==> flow/design.v <==
	`timescale 1ns / 1ps
module lab2(
     input clk,
     input reset1,
    input kb_clk1,
    input kb_data1,
    output [7:0] display_o 
    );
       wire negclk1; 
  neg_clk p1   (clk,kb_clk1, negclk1);   
  spi  p2  (negclk1,clk,reset1,kb_data1,display_o);
endmodule
`timescale 1ns / 1ps
module spi(
	input  kb_negedge,
	input sys_clk,
	input  reset,
	input  kb_data,
	output  reg [7:0]  display_o
    );
	reg [7:0] buffer;
	reg [3:0] state;
	parameter
	Idle = 0,Read1 = 1,Read2 = 2,Read3 = 3,Read4 = 4,Read5 = 5,Read6 = 6,Read7 = 7,Read8 = 8,Check_P = 9,Read_Finished= 10;
	always @ ( posedge sys_clk )
	begin
	case(state)
	Idle : 
	      buffer <= 8'b00000000;
    Read1 :  
    begin  
            buffer[0] <= kb_data;
	end 
    Read2 :  
    begin  
            buffer[1] <= kb_data;
	end 
    Read3 :  
    begin  
            buffer[2] <= kb_data;
	end 
    Read4 :  
    begin  
            buffer[3] <= kb_data;
    end  
    Read5 :  
    begin  
            buffer[4] <= kb_data;
	end 
    Read6 :  
    begin  
            buffer[5] <= kb_data;
    end 
    Read7 :  
    begin  
            buffer[6] <= kb_data;
    end 
    Read8 :  
    begin  
            buffer[7] <= kb_data;
    end 
    Check_P :   
    begin 	   end 	   
	Read_Finished :  
	             begin
				  display_o <= buffer;
				  end 
	default : display_o <= 8'b00000000;
	 endcase
	 end
	always @ (posedge sys_clk)
	begin
	if (reset == 1) begin
	state <= Idle;
	end
	else if(kb_negedge == 1 ) begin
	case(state)
	Idle : begin
	       if (kb_data == 0) 
	       state <= Read1;
	       else 
	       state <= Idle;
	       end
    Read1 :  begin
           state <= Read2;
             end
    Read2 :  begin
           state <= Read3;
             end   
    Read3 :  begin
           state <= Read4;
             end
    Read4 :  begin
           state <= Read5;
             end      
    Read5 :  begin
           state <= Read6;
             end
    Read6 :  begin
           state <= Read7;
             end   
    Read7 :  begin
           state <= Read8;
             end
    Read8 :  begin
           state <= Check_P;
             end 
    Check_P :  begin
           if (kb_data == 0) 
           state <= Read_Finished;
           else
           state <= Idle;
             end 
    Read_Finished : begin
             if (kb_data == 1)
			   state <= Idle;
			   end
	default :begin
	         state 	<= Idle;  end 
    endcase
    end
	end
endmodule
`timescale 1ns / 1ps
module neg_clk (input posclk,input kbclk, output reg negclk);
reg current_value=1'b0;
    reg previous_value=1'b0;
    always@ (posedge posclk)
       begin
       current_value<=kbclk ;
         if (current_value==0 & current_value!=previous_value) 
            negclk <= 1'b1;
         else
             negclk <= 1'b0;
        previous_value<=current_value;
      end
endmodule 
# Step by step through the tools: lab2

Tool output for the design above, in the order of the flow.
Line numbers count from 1 in the design file above.
Library cell names are shortened.
A cell with - has no value.

Top module: lab2
Clock: clk
Cell library: sky130hd
Corner: tt_025C_1v80

# After elaboration

Yosys after proc, flatten, opt, wreduce and memory -nomap, before mapping. Memory bits, and registers merged into a memory's read port (data or address), are not among the register bits. Print and check cells are not counted. Equal cells are merged and count once.

Add/subtract/negate cells: 0
$mul: 0
Div/mod/pow operators: 0
Order comparisons: 0
Eq/ne operators: 12
Shifts and indexed selects: 0
Mux-type cells: 14
Bitwise operators: 2
Reductions and logical operators: 11

Operators by type and width:

| kind                                                     | number |
| 4-bit parallel mux with 11-bit select                    | 1 |
| 2-bit nonzero test                                       | 8 |
| 4-bit by 3-bit == test with 1-bit output with constant B | 4 |
| 8-bit parallel mux with 2-bit select                     | 1 |
| 1-bit parallel mux with 2-bit select                     | 8 |
| 4-bit == test with constant B                            | 3 |
| 10-bit OR reduction                                      | 1 |
| 4-bit by 2-bit == test with 1-bit output with constant B | 2 |
| 4-bit 2-to-1 mux                                         | 2 |
| 4-bit by 1-bit == test with 1-bit output with constant B | 1 |
| 4-bit zero test                                          | 1 |
| 2-bit != test with constant B                            | 1 |
| 2-bit AND reduction                                      | 1 |
| 1-bit 2-to-1 mux                                         | 2 |
| 1-bit != test                                            | 1 |
| 1-bit AND                                                | 1 |
| 1-bit inverter                                           | 1 |

Register bits: 23
Latch bits: 0
RAM bits: 0
Memory bits (read-only): 0
Word width x clocked read ports: 0
Memories kept: 0
Input port bits: 4
Output and inout port bits: 8
Word-level cells: 52

# Depth

Depth = most cells in a row (Yosys ltp): at word level without a register or memory, in the mapped netlist without a sequential cell, where the memories' decode and read muxes count.

Word-level depth: 3
ABC_AREA: 0
Depth in mapped cells: 3
Gate-level depth less buffers: 2

# Mapped cells and area

Source: synth_stat.txt of the flow (Yosys; design flattened, memories mapped). It holds for the ABC_AREA given above (unset counts as 0); a run with the other value may have another netlist.
Totals and module areas in this step are rounded.

Cell count: 86
Cell area after synthesis: 1130 sq um
Sequential part of the area: 761 sq um
Flip-flops: 30
Buffer cells: 4

Cells by type:

| cell     | number | total area (sq um) |
| edfxtp_1 | 16     | 480.461 |
| dfxtp_1  | 14     | 280.269 |
| and2_1   | 16     | 100.096 |
| mux2i_1  | 9      | 90.086 |
| or2_1    | 8      | 50.048 |
| nor2_1   | 8      | 30.029 |
| clkbuf_1 | 3      | 11.261 |
| or4_4    | 1      | 11.261 |
| a21oi_1  | 2      | 10.01 |
| nor3_2   | 1      | 10.01 |
| a211oi_1 | 1      | 7.507 |
| nand3b_1 | 1      | 7.507 |
| o21bai_1 | 1      | 7.507 |
| or4_1    | 1      | 7.507 |
| nand2b_1 | 1      | 6.256 |
| nor2b_1  | 1      | 6.256 |
| buf_2    | 1      | 5.005 |
| nor3_1   | 1      | 5.005 |

By module: a second synthesis without flattening, with its own total; a netlist apart from the flattened one above.

Cell total of the unflattened synthesis: 86
Area total of the unflattened synthesis: 1130 sq um

Rows give one instance, submodules left out.

By module:

| module  | instances | cells | area (sq um) | seq. area (sq um) |
| spi     | 1         | 82    | 1060         | 701 |
| neg_clk | 1         | 4     | 73.8         | 60.1 |
| lab2    | 1         | 0     | 0.0          | 0.0 |

# Timing after synthesis

OpenSTA on the mapped netlist: ideal clock, no wires. The path of least setup slack (recovery checks aside). Input and output delay are each 20% of the period. Register names are those of the netlist, which keeps one name where synthesis merged equal registers.

Path kind: register to register
Start: reg p2.state
End: reg p2.display_o[0]
Period: 1.68 ns
Setup time: 0.370 ns
Launch time at the first pin: 0.000 ns
Data arrival time: 1.250 ns
Data required time: 1.310 ns
Path slack: 0.061 ns
Path delay: 1.620 ns
Stages on the path: 3
Buffers on the path: 0
Synthesis period reached: 1.619 ns

"path delay" = arrival - input delay + setup time.
"stages on the path" counts driving pins, that of a launching flip-flop among them; a cell with two outputs on the path counts twice.
"synthesis period reached" = period - worst setup slack (recovery checks aside). The figure is calculated, with input and output delays left at 20% of the set period.
Where an end lacks its bit number, it is one bit of the signal, or one of the new flip-flops if synthesis recoded a state register.
Between the ends stands the longest chain of elaborated cells between them, by number of cells; it is not shown to be the way that was timed. Of several equally long chains one is given.
Each line given opens the expression or statement behind the cell; cells for indexed reads and writes are added by Yosys, which also makes memories of some case tables.
At most two assigning lines are given for a register; there are more.
Only ways into the end's enable, where the timed path ends, are counted here.

Cells stage by stage: dfxtp_1 or4_4 nor3_2
Cells in the longest elaborated chain: 2
Elaborated cells between the ends (all ways): 11
Classes of those cells: eq/ne (9); reduce/logical (2)

RTL lines, path post-synthesis:

| element             | RTL line | source |
| from (decl)         | 22       | `reg [3:0] state;` |
| from (assign)       | 74       | `state <= Idle;` |
| from (assign)       | 80       | `state <= Read1;` |
| 4-bit zero test     | 27       | `case(state)` |
| 10-bit OR reduction | -        |  |
| to (assign)         | 66       | `display_o <= buffer;` |
| to (assign)         | 68       | `default : display_o <= 8'b00000000;` |
| to (decl)           | 19       | `output reg [7:0] display_o` |

# Timing after layout

From the final timing report of run 1: the path of least setup slack in the routed layout; clock arrival at registers is part of the times.

Path kind: register to output
Start: reg p2.display_o[2]
End: out display_o[2]
Period: 1.83 ns
External output delay: 0.37 ns
Launch time at the first pin: 0.32 ns
Data arrival time: 1.20 ns
Data required time: 1.46 ns
Path slack: 0.26 ns
Stages on the path: 2
Buffers on the path: 1

Cells stage by stage: edfxtp_1 clkdlybuf4s50_1
Cells in the longest elaborated chain: 0
Elaborated cells between the ends (all ways): 0
Source lines of those cells: 0

RTL lines, path post-layout:

| element       | RTL line | source |
| from (decl)   | 19       | `output reg [7:0] display_o` |
| from (assign) | 66       | `display_o <= buffer;` |
| from (assign) | 68       | `default : display_o <= 8'b00000000;` |
| to (decl)     | 7        | `output [7:0] display_o` |

Wiki page: lab2 / flow data

Stored flow runs of lab2 (2 of them; Yosys, OpenROAD, sky130hd). They differ in their settings and are not a sequence. Constraints: input delay and output delay 20% of the set period each, output load 0.01 pF.
"period achieved" is the run's clock period less its worst setup slack. It is reckoned from that one timing run; input and output delays stay at 20% of the period that was set.
Measured values are rounded.
A setting shown as - is not set for that run.

| setting or result                              | run 1 | run 2  |
| period_ns                                      | 1.83  | 1.1    |
| CORE_UTILIZATION                               | 59    | 38     |
| SETUP_SLACK_MARGIN                             | 0.01  | 0.19   |
| PLACE_DENSITY                                  | 0.39  | -      |
| CORE_ASPECT_RATIO                              | 1.07  | 1.27   |
| CELL_PAD_IN_SITES_DETAIL_PLACEMENT             | 0     | -      |
| CAP_MARGIN                                     | 40    | 40     |
| MAX_ROUTING_LAYER                              | met4  | met5   |
| CORE_MARGIN                                    | 2     | 6      |
| SLEW_MARGIN                                    | 20    | 25     |
| PLACE_DENSITY_LB_ADDON                         | -     | 0.01   |
| CELL_PAD_IN_SITES_GLOBAL_PLACEMENT             | -     | 2      |
| CTS_CLUSTER_SIZE                               | -     | 89     |
| CTS_CLUSTER_DIAMETER                           | -     | 66     |
| MIN_ROUTING_LAYER                              | -     | met1   |
| period achieved (ns)                           | 1.571 | 1.482  |
| standard-cell area of the final layout (sq um) | 1310  | 1440   |
| chip area after synthesis (Yosys) (sq um)      | 1130  | 1130   |
| worst setup slack after layout (ns)            | 0.259 | -0.382 |
| die footprint (sq um)                          | 2270  | 4420   |
| final setup TNS (ns)                           | 0.000 | -3.03  |
